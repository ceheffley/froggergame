==> flow/design.v <==
module FinishLine(input 				Clk,                 
												Reset,               
												frame_clk_rising_edge,         
						input [9:0]   		DrawX, DrawY,        
						input 				is_frog,
						input					ResetGame,				 
						output logic		GoNextLevel,			 
					output logic [4:0] 	isFinish, FrogFinished, OnFinish 
					);  
	parameter [9:0] Finish_X_Center1 = 10'd152;
	parameter [9:0] Finish_X_Center2 = 10'd236;
	parameter [9:0] Finish_X_Center3 = 10'd320;
	parameter [9:0] Finish_X_Center4 = 10'd404;
	parameter [9:0] Finish_X_Center5 = 10'd488;
	parameter [9:0] Finish_Y_Center = 10'd76;
	parameter [9:0] Finish_Size = 10'd28;
	logic [4:0] FrogFinishedTemp = 5'b0;
	always_ff @ (posedge Clk)
	begin
		if(Reset || ResetGame)
		begin
			FrogFinished <= 5'b0;
			FrogFinishedTemp <= 5'b0;
			GoNextLevel <= 1'b0;
		end
		else if(frame_clk_rising_edge)
		begin
			if(FrogFinishedTemp != 5'b11111)
			begin
				FrogFinished <= FrogFinishedTemp;
				GoNextLevel <= 1'b0;
			end
			else
			begin
				FrogFinishedTemp <= 5'b00000;
				FrogFinished <= 5'b00000;
				GoNextLevel <= 1'b1;
			end
		end
		else
		begin
			if(OnFinish[0])  
				FrogFinishedTemp[0] <= 1'b1;
			else if(OnFinish[1])
				FrogFinishedTemp[1] <= 1'b1;
			else if(OnFinish[2])
				FrogFinishedTemp[2] <= 1'b1;
			else if(OnFinish[3])
				FrogFinishedTemp[3] <= 1'b1;
			else if(OnFinish[4])
				FrogFinishedTemp[4] <= 1'b1;
			else
				FrogFinishedTemp <= FrogFinishedTemp;
		end
	end
	int DistX1, DistX2, DistX3, DistX4, DistX5, DistY, Size;
   assign DistX1 = DrawX - Finish_X_Center1;
	assign DistX2 = DrawX - Finish_X_Center2;
	assign DistX3 = DrawX - Finish_X_Center3;
	assign DistX4 = DrawX - Finish_X_Center4;
	assign DistX5 = DrawX - Finish_X_Center5;
	assign DistY = DrawY - Finish_Y_Center;
	assign Size = Finish_Size;
	always_comb  
	begin
		if((DistY >= 0) && (DistY < Size))
		begin
			if((DistX1 >= 0) && (DistX1 < Size))
			begin
				isFinish[0] = 1'b1;
				if (is_frog)
					OnFinish[0] = 1'b1;
				else
					OnFinish[0] = 1'b0;
			end
			else
			begin
				isFinish[0] = 1'b0;
				OnFinish[0] = 1'b0;
			end
			if((DistX2 >= 0) && (DistX2 < Size))
			begin
				isFinish[1] = 1'b1;
				if (is_frog)
					OnFinish[1] = 1'b1;
				else
					OnFinish[1] = 1'b0;
			end
			else
			begin
				isFinish[1] = 1'b0;
				OnFinish[1] = 1'b0;
			end
			if((DistX3 >= 0) && (DistX3 < Size))
			begin
				isFinish[2] = 1'b1;
				if (is_frog)
					OnFinish[2] = 1'b1;
				else
					OnFinish[2] = 1'b0;
			end
			else
			begin
				isFinish[2] = 1'b0;
				OnFinish[2] = 1'b0;
			end
			if((DistX4 >= 0) && (DistX4 < Size))
			begin
				isFinish[3] = 1'b1;
				if (is_frog)
					OnFinish[3] = 1'b1;
				else
					OnFinish[3] = 1'b0;
			end
			else
			begin
				isFinish[3] = 1'b0;
				OnFinish[3] = 1'b0;
			end
			if((DistX5 >= 0) && (DistX5 < Size))
			begin
				isFinish[4] = 1'b1;
				if (is_frog)
					OnFinish[4] = 1'b1;
				else
					OnFinish[4] = 1'b0;
			end
			else
			begin
				isFinish[4] = 1'b0;
				OnFinish[4] = 1'b0;
			end
		end
		else
		begin
			isFinish = 5'b00000;
			OnFinish = 5'b00000;
		end
	end
endmodule 
== Reports on FinishLine ==
What the tools print for FinishLine, step after step.
Lines are those of the file above, counted from 1.
Operators carry their Yosys type and port widths (W data, S select, Z words).
Cell names lack the library's common part.
A cell with n/a has no value.
Design
  design top: FinishLine
  clock port: Clk
  cell library: sky130hd
  library corner: tt_025C_1v80

== After elaboration ==
Yosys after proc, flatten, opt, wreduce and memory -nomap, before mapping. Memory bits, and registers merged into a memory's read port (data or address), are not among the register bits. Print and check cells are not counted. Equal cells are merged and count once.
Word-level totals
  bits in registers: 11
  bits of input ports: 25
  output and inout port bits: 16
  cells after elaboration: 92
Operators by class
  add/sub/neg operators: 6
  order comparisons: 12
  eq/ne operators: 6
  mux-type cells: 44
  reduce/logical cells: 17
Operator list (count)
  $ge A11 B1 Y1 const B: 6
  $lt A11 B6 Y1 const B: 6
  $mux W1: 43
  $sub A10 B9 Y11 const B: 3
  $sub A10 B8 Y11 const B: 2
  $sub A10 B7 Y11 const B: 1
  $ne A2 B2 Y1 const B: 5
  $reduce_bool A2 Y1: 5
  $logic_and A1 B1 Y1: 6
  $reduce_and A6 Y1: 1
  $ne A5 B5 Y1 const B: 1
  $reduce_and A5 Y1: 1
  $mux W5: 1
  $reduce_and A4 Y1: 1
  $reduce_and A3 Y1: 1
  $reduce_and A2 Y1: 1
  $logic_or A1 B1 Y1: 1

== Logic depth ==
Longest topological path by Yosys (ltp), each cell counted once; first at word level (registers and memories cut), then after technology mapping (sequential cells cut; the memories' decode and read muxes count).
Logic depth
  depth in word-level cells: 11
  ABC_AREA: 0
  mapped depth: 9
  depth with buffers taken out: 8

== Synthesis result ==
Yosys stat after the flow's synthesis: flattened, memories mapped to cells. It holds for the ABC_AREA given above (unset counts as 0); a run with the other value may have another netlist.
Synthesis totals
  cell count: 163
  mapped area: 1243.7 um^2
  sequential part of the area: 220.2 um^2
  flip-flops: 11
  buffers: 9
Cells by type
  dfxtp_1: count 11, area in all 220.211 um^2
  ha_1: count 13, area in all 162.656 um^2
  a21oi_1: count 16, area in all 80.077 um^2
  nor2_1: count 19, area in all 71.318 um^2
  buf_6: count 6, area in all 67.565 um^2
  nand2_1: count 13, area in all 48.797 um^2
  inv_1: count 9, area in all 33.782 um^2
  nand2b_1: count 5, area in all 31.28 um^2
  nor2b_1: count 5, area in all 31.28 um^2
  mux2i_1: count 3, area in all 30.029 um^2
  a31oi_1: count 4, area in all 25.024 um^2
  nand3_1: count 5, area in all 25.024 um^2
  a2111o_1: count 2, area in all 22.522 um^2
  a211oi_1: count 3, area in all 22.522 um^2
  o21ai_1: count 4, area in all 20.019 um^2
  nor4_1: count 3, area in all 18.768 um^2
  and2b_2: count 2, area in all 17.517 um^2
  nand4b_1: count 2, area in all 17.517 um^2
Other cell types: 34; their cells: 38.

== Worst setup path after synthesis ==
Path of least setup slack by OpenSTA after synthesis, without wires, with an ideal clock, recovery checks aside; 20% of the period is set as input and as output delay. Where synthesis merged equal registers, the netlist keeps one of their names.
Timing after synthesis
  path kind: input to output
  start: input port DrawX[3]
  end: output port OnFinish[3]
  clock period: 2.87 ns
  input delay: 0.574 ns
  external output delay: 0.574 ns
  time at the first pin: 0.574 ns
  arrival: 2.114 ns
  required time: 2.296 ns
  setup slack: 0.182 ns
  path delay: 1.540 ns
  stages on the path: 7
  buffers on the path: 0
  synthesis period reached: 2.688 ns
"path delay" = arrival - input delay + setup time.
A path that ends at an output port has no setup time.
"stages on the path": output pins that drive a net of the path, with the launching flip-flop's if there is one; two outputs of one cell count as two.
"synthesis period reached" is the clock period less the worst setup slack; recovery checks do not enter. This is arithmetic on one report: input and output delays are still those of the set period (20% each).
Between the ends stands the longest chain of elaborated cells between them, by number of cells; it is not shown to be the way that was timed. Of several equally long chains one is given.
A line is the first line of the expression or statement that the cell stems from. Yosys adds cells for indexed reads and writes and turns some case tables into memories.
Between the ends, after synthesis
  cells stage by stage: inv_1 -> ha_1 -> a2111o_1 -> a221oi_1 -> a31oi_1 -> a211oi_2 -> nor2b_1
  cells in the longest elaborated chain: 5
  elaborated cells between the ends (all ways): 6
  RTL lines with such cells: 3
  those cells by class: add/sub (1); compare (2); mux (2); reduce/logical (1)
RTL lines, path after synthesis
  start, declared: RTL line 4  | input [9:0] DrawX, DrawY,
  $sub A10 B9 Y11: RTL line 60  | assign DistX4 = DrawX - Finish_X_Center4;
  $ge A11 B1 Y1: RTL line 107  | if((DistX4 >= 0) && (DistX4 < Size))
  $logic_and A1 B1 Y1: RTL line 107
  $mux W1: RTL line 107
  $mux W1: RTL line 66  | if((DistY >= 0) && (DistY < Size))
  end, declared: RTL line 8  | output logic [4:0] isFinish, FrogFinished, OnFinish

Data sheet: physical implementation of FinishLine

2 stored runs of FinishLine in the flow (synthesis by Yosys, layout by OpenROAD, sky130hd cells), in arbitrary order. Constraints: input delay and output delay 20% of the set period each, output load 0.01 pF.

Flow files of record 1
==> flow/run.sh <==
#!/bin/bash
# the make line also repeats the synthesis and layout settings of config.mk as NAME=value (left out here)
make -C /OpenROAD-flow-scripts/flow DESIGN_CONFIG=/design/flow/config.mk WORK_HOME=/design/flow/orfs CLKGATE_MAP_FILE= finish
==> flow/config.mk <==
export PLATFORM = sky130hd
export DESIGN_NAME = FinishLine
export DESIGN_NICKNAME = FinishLine
export VERILOG_FILES = /design/flow/design.v
export SDC_FILE = /design/flow/constraint.sdc
export NUM_CORES = 4
export LEC_CHECK = 0
export CAP_MARGIN = 15
export CORE_ASPECT_RATIO = 0.68
export CORE_MARGIN = 7
export CORE_UTILIZATION = 58
export CTS_CLUSTER_SIZE = 37
export GPL_TIMING_DRIVEN = 0
export PLACE_DENSITY = 0.47
export SETUP_SLACK_MARGIN = 0.18
export SLEW_MARGIN = 20
==> flow/constraint.sdc <==
create_clock -name core_clock -period 2.4 [get_ports {Clk}]
set_input_delay 0.4800 -clock core_clock [delete_from_list [all_inputs] [get_ports {Clk}]]
set_output_delay 0.4800 -clock core_clock [all_outputs]
set_load 0.01 [all_outputs]

report of record 1: did not finish, cts, DPL-0038

Flow files of record 2
==> flow/run.sh <==
#!/bin/bash
# the make line also repeats the synthesis and layout settings of config.mk as NAME=value (left out here)
make -C /OpenROAD-flow-scripts/flow DESIGN_CONFIG=/design/flow/config.mk WORK_HOME=/design/flow/orfs CLKGATE_MAP_FILE= finish
==> flow/config.mk <==
export PLATFORM = sky130hd
export DESIGN_NAME = FinishLine
export DESIGN_NICKNAME = FinishLine
export VERILOG_FILES = /design/flow/design.v
export SDC_FILE = /design/flow/constraint.sdc
export NUM_CORES = 4
export LEC_CHECK = 0
export ABC_AREA = 1
export CAP_MARGIN = 5
export CELL_PAD_IN_SITES_DETAIL_PLACEMENT = 1
export CORE_MARGIN = 2
export CORE_UTILIZATION = 33
export CTS_CLUSTER_SIZE = 73
export GPL_ROUTABILITY_DRIVEN = 0
export PLACE_DENSITY_LB_ADDON = 0.28
export SETUP_SLACK_MARGIN = 0.45
export SLEW_MARGIN = 15
export TNS_END_PERCENT = 80
==> flow/constraint.sdc <==
create_clock -name core_clock -period 2.0 [get_ports {Clk}]
set_input_delay 0.4000 -clock core_clock [delete_from_list [all_inputs] [get_ports {Clk}]]
set_output_delay 0.4000 -clock core_clock [all_outputs]
set_load 0.01 [all_outputs]

report of record 2: did not finish, route, GRT-0232
